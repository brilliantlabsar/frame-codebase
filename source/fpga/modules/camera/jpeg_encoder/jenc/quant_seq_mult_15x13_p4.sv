==> flow/design.v <==
module quant_seq_mult_15x13_p4 (
    input   logic signed[14:0] a_in,
    input   logic unsigned[12:0] b_in,
    output  logic signed[27:0] out,
    input   logic in_valid,
    output  logic out_valid,
    input   logic en,
    input   logic clk,
    input   logic resetn
);
logic signed[14:0] a_pipe_stg0, a_pipe_stg1, a_pipe_stg2, a_pipe_stg3;
logic signed[14:0] a_pipe_stg0_next, a_pipe_stg1_next, a_pipe_stg2_next, a_pipe_stg3_next;
logic signed[12:0] b_pipe_stg0, b_pipe_stg1, b_pipe_stg2, b_pipe_stg3;
logic signed[12:0] b_pipe_stg0_next, b_pipe_stg1_next, b_pipe_stg2_next, b_pipe_stg3_next;
logic signed[27:0] z_pipe_stg0, z_pipe_stg1, z_pipe_stg2, z_pipe_stg3;
logic signed[27:0] z_pipe_stg0_next, z_pipe_stg1_next, z_pipe_stg2_next, z_pipe_stg3_next;
logic valid_pipe_stg0, valid_pipe_stg1, valid_pipe_stg2, valid_pipe_stg3;
logic valid_pipe_stg0_next, valid_pipe_stg1_next, valid_pipe_stg2_next, valid_pipe_stg3_next;
always @(posedge clk) if (!resetn) begin
    valid_pipe_stg3 <= 0;
    valid_pipe_stg2 <= 0;
    valid_pipe_stg1 <= 0;
    valid_pipe_stg0 <= 0;
end else if(en) begin
    valid_pipe_stg3 <= valid_pipe_stg3_next;
    valid_pipe_stg2 <= valid_pipe_stg2_next;
    valid_pipe_stg1 <= valid_pipe_stg1_next;
    valid_pipe_stg0 <= valid_pipe_stg0_next;
end
always @(posedge clk) if(en) begin
    if (valid_pipe_stg3_next) a_pipe_stg3 <= a_pipe_stg3_next;
    if (valid_pipe_stg2_next) a_pipe_stg2 <= a_pipe_stg2_next;
    if (valid_pipe_stg1_next) a_pipe_stg1 <= a_pipe_stg1_next;
    if (valid_pipe_stg0_next) a_pipe_stg0 <= a_pipe_stg0_next;
    if (valid_pipe_stg3_next) b_pipe_stg3 <= b_pipe_stg3_next;
    if (valid_pipe_stg2_next) b_pipe_stg2 <= b_pipe_stg2_next;
    if (valid_pipe_stg1_next) b_pipe_stg1 <= b_pipe_stg1_next;
    if (valid_pipe_stg0_next) b_pipe_stg0 <= b_pipe_stg0_next;
    if (valid_pipe_stg3_next) z_pipe_stg3 <= z_pipe_stg3_next;
    if (valid_pipe_stg2_next) z_pipe_stg2 <= z_pipe_stg2_next;
    if (valid_pipe_stg1_next) z_pipe_stg1 <= z_pipe_stg1_next;
    if (valid_pipe_stg0_next) z_pipe_stg0 <= z_pipe_stg0_next;
end
always_comb begin
    valid_pipe_stg3_next = valid_pipe_stg2;
    valid_pipe_stg2_next = valid_pipe_stg1;
    valid_pipe_stg1_next = valid_pipe_stg0;
    valid_pipe_stg0_next = in_valid;
    a_pipe_stg3_next = a_pipe_stg2;
    a_pipe_stg2_next = a_pipe_stg1;
    a_pipe_stg1_next = a_pipe_stg0;
    a_pipe_stg0_next = a_in;
    b_pipe_stg3_next = b_pipe_stg2;
    b_pipe_stg2_next = b_pipe_stg1;
    b_pipe_stg1_next = b_pipe_stg0;
    b_pipe_stg0_next = b_in;
    z_pipe_stg3_next = z_pipe_stg2
        + (1 << 11)  
        + (b_pipe_stg3_next[12] ? (a_pipe_stg3_next << 12) : 0)
        + (b_pipe_stg3_next[11] ? (a_pipe_stg3_next << 11) : 0)
        + (b_pipe_stg3_next[10] ? (a_pipe_stg3_next << 10) : 0);
    z_pipe_stg2_next = z_pipe_stg1
        + (b_pipe_stg2_next[9] ? (a_pipe_stg2_next << 9) : 0)
        + (b_pipe_stg2_next[8] ? (a_pipe_stg2_next << 8) : 0)
        + (b_pipe_stg2_next[7] ? (a_pipe_stg2_next << 7) : 0);
    z_pipe_stg1_next = z_pipe_stg0
        + (b_pipe_stg1_next[6] ? (a_pipe_stg1_next << 6) : 0)
        + (b_pipe_stg1_next[5] ? (a_pipe_stg1_next << 5) : 0)
        + (b_pipe_stg1_next[4] ? (a_pipe_stg1_next << 4) : 0);
    z_pipe_stg0_next = 0
        + (b_pipe_stg0_next[3] ? (a_pipe_stg0_next << 3) : 0)
        + (b_pipe_stg0_next[2] ? (a_pipe_stg0_next << 2) : 0)
        + (b_pipe_stg0_next[1] ? (a_pipe_stg0_next << 1) : 0)
        + (b_pipe_stg0_next[0] ? (a_pipe_stg0_next << 0) : 0);
end
always_comb out = z_pipe_stg3;
always_comb out_valid = valid_pipe_stg3;
endmodule
# Reports on quant_seq_mult_15x13_p4
# What the tools print for quant_seq_mult_15x13_p4, step after step.
# Lines are those of the file above, counted from 1.
# Operators: Yosys type, input widths -> output width; for muxes data width and select width s.
# Library cell names are shortened.
# The mark -- stands for no value.
# setup
design	quant_seq_mult_15x13_p4
clock	clk
library	sky130hd
pvt_corner	tt_025C_1v80

# After elaboration
# Source: Yosys, flattened and elaborated, memories not mapped. Widths are those after wreduce. Registers that Yosys merges into a memory's read port (data or address) are not register bits. Print and check cells do not count. Equal cells are merged and count once.
# classes
addsub	13
mux	13
reduce_and_logical	4
# ops
op	count
$mux 28	13
$add 28x28->28	12
$add 28x13->28 const B	1
$reduce_and 2->1	4
# bits
regBits	200
in_bits	32
output_inout_bits	29
wordCells	44

# Longest topological paths
# Depth = most cells in a row (Yosys ltp): at word level without a register or memory, in the mapped netlist without a sequential cell, where the memories' decode and read muxes count.
# logic_depth
ltp_word	4
abc_area	0
mapped_depth	16
depth_no_buf	15

# Mapped cells and area
# Yosys stat after the flow's synthesis: flattened, memories mapped to cells. It holds for the ABC_AREA given above (unset counts as 0); a run with the other value may have another netlist.
# The area totals of this step are shown rounded.
# types
cell_type	count	area_total_um2
edfxtp_1	175	5255.04
fa_1	136	2.72E+03
and2_1	165	1032.24
ha_1	80	1000.96
inv_1	260	975.936
xnor2_1	47	411.645
a21oi_1	44	220.211
nand2_1	58	217.709
a21o_1	21	157.651
nor2_1	42	157.651
o21ai_0	30	150.144
xor2_1	14	122.618
o21a_1	15	112.608
a211oi_1	11	82.579
nor2b_1	13	81.328
dfxtp_1	4	80.077
nor3_1	12	60.058
o21bai_1	8	60.058
# Other cell types: 45; their cells: 105.
# mapped
mapped_cells	1240
yosys_area_um2	13640
sequential_area_um2	5335
flip_flops	179
buffers	19

# Timing after synthesis
# OpenSTA on the mapped netlist: ideal clock, no wires. The path of least setup slack (recovery checks aside). Input and output delay are each 20% of the period. Register names are those of the netlist, which keeps one name where synthesis merged equal registers.
# synth_path
path_kind	input port to flip-flop
from	input b_in[0]
to	register z_pipe_stg0[19]
clock_period_ns	5.98
input_delay_ns	1.196
setup_time_ns	0.268
t_first_pin_ns	1.196
t_arrival_ns	4.402
t_required_ns	5.712
slack_ns	1.311
delay_ns	3.474
path_stages	15
n_path_buf	1
synth_period_reached_ns	4.669
# "delay_ns" = arrival - input delay + setup time.
# "path_stages" counts driving pins, that of a launching flip-flop among them; a cell with two outputs on the path counts twice.
# "synth_period_reached_ns" = period - worst setup slack (recovery checks aside). The figure is calculated, with input and output delays left at 20% of the set period.
# Between the ends stands the longest chain of elaborated cells between them, by number of cells; it is not shown to be the way that was timed. Of several equally long chains one is given.
# Each line given opens the expression or statement behind the cell; cells for indexed reads and writes are added by Yosys, which also makes memories of some case tables.
# synth_between
cell_sequence	clkbuf_1 > and2_1 > fa_1 > inv_1 > fa_1 > inv_1 > ha_1 > inv_1 > fa_1 > nand2b_1 > a211oi_1 > o2111a_1 > o2111ai_1 > a21oi_1 > o21ai_0
elab_chain_cells	2
cells_between	2
cone_lines	2
classes_between	1 x add/sub; 1 x mux
# synth_rtl
element	line_no	source
from (decl)	3	input   logic unsigned[12:0] b_in,
$mux 28	74	+ (b_pipe_stg0_next[0] ? (a_pipe_stg0_next << 0) : 0);
$add 28x28->28	70	z_pipe_stg0_next = 0
to (assign)	42	if (valid_pipe_stg0_next) z_pipe_stg0 <= z_pipe_stg0_next;
to (decl)	15	logic signed[27:0] z_pipe_stg0, z_pipe_stg1, z_pipe_stg2, z_pipe_stg3;

# Path in the finished layout
# Path of least setup slack in the final report of stored run 1 (OpenROAD, finished layout, wires in). Where an end is a register, its clock arrival counts in the times.
# layout_path
path_kind	flip-flop to flip-flop
from	register b_pipe_stg1[7]
to	register z_pipe_stg2[25]
clock_period_ns	3.52
setup_time_ns	0.26
t_first_pin_ns	0.48
t_arrival_ns	4.69
t_required_ns	3.74
slack_ns	-0.95
path_stages	16
n_path_buf	2
# Between the ends stands the longest chain of elaborated cells between them, by number of cells; it is not shown to be the way that was timed. Of several equally long chains one is given.
# layout_between
cell_sequence	edfxtp_1 > buf_8 > buf_12 > and2_1 > fa_1 > inv_1 > fa_1 > inv_1 > ha_4 > o21ai_0 > a21oi_2 > o22ai_4 > o21ai_4 > a221oi_4 > nor4bb_1 > a211o_1
elab_chain_cells	2
cells_between	2
cone_lines	2
classes_between	1 x add/sub; 1 x mux
# layout_rtl
element	line_no	source
from (decl)	13	logic signed[12:0] b_pipe_stg0, b_pipe_stg1, b_pipe_stg2, b_pipe_stg3;
from (assign)	37	if (valid_pipe_stg1_next) b_pipe_stg1 <= b_pipe_stg1_next;
$mux 28	65	+ (b_pipe_stg2_next[7] ? (a_pipe_stg2_next << 7) : 0);
$add 28x28->28	62	z_pipe_stg2_next = z_pipe_stg1
to (assign)	40	if (valid_pipe_stg2_next) z_pipe_stg2 <= z_pipe_stg2_next;
to (decl)	15	logic signed[27:0] z_pipe_stg0, z_pipe_stg1, z_pipe_stg2, z_pipe_stg3;

# Measured results for quant_seq_mult_15x13_p4: 2 stored runs of the Yosys and OpenROAD flow on sky130hd. The settings differ; the order carries no meaning. The constraints put input and output delay at 20% of the set period each and load the outputs with 0.01 pF.
# "period_reached_ns": clock period set for the run, less the worst setup slack. It is reckoned from that one timing run; input and output delays stay at 20% of the period that was set.
# "worst_setup_path_time_ns" = time allowed to the worst setup path (clock period - input delay - output delay, where it has them) - its slack; a late launch clock adds to it, a late capture clock takes from it.
# "total_power_w" is the tool's figure for a default switching activity; nothing was simulated.
# The results are shown rounded.
# Among the settings, -- means not set for that run.
run	period_ns	CORE_UTILIZATION	SETUP_SLACK_MARGIN	CORE_ASPECT_RATIO	CORE_MARGIN	CELL_PAD_IN_SITES_DETAIL_PLACEMENT	GPL_TIMING_DRIVEN	GPL_ROUTABILITY_DRIVEN	CTS_CLUSTER_DIAMETER	SLEW_MARGIN	CAP_MARGIN	yosys_chip_area_um2	design_die_area_um2	final_cell_area_um2	layout_utilization_pct	worstSetupSlack_ns	setup_tns_ns	hold_ws_ns	total_power_w	period_reached_ns	worst_setup_path_time_ns	worstPathKind
stored run 1	3.52	38	-0.05	1.52	10	2	0	1	366	5	20	13640	44040	18420	52.0	-0.947	-28.05	0.431	0.01084	4.467	4.47	flip-flop to flip-flop
stored run 2	8.01	40	--	--	2	--	--	--	--	20	20	13640	35600	15350	45.8	2.334	0.000	0.418	0.003216	5.676	4.07	input port to flip-flop
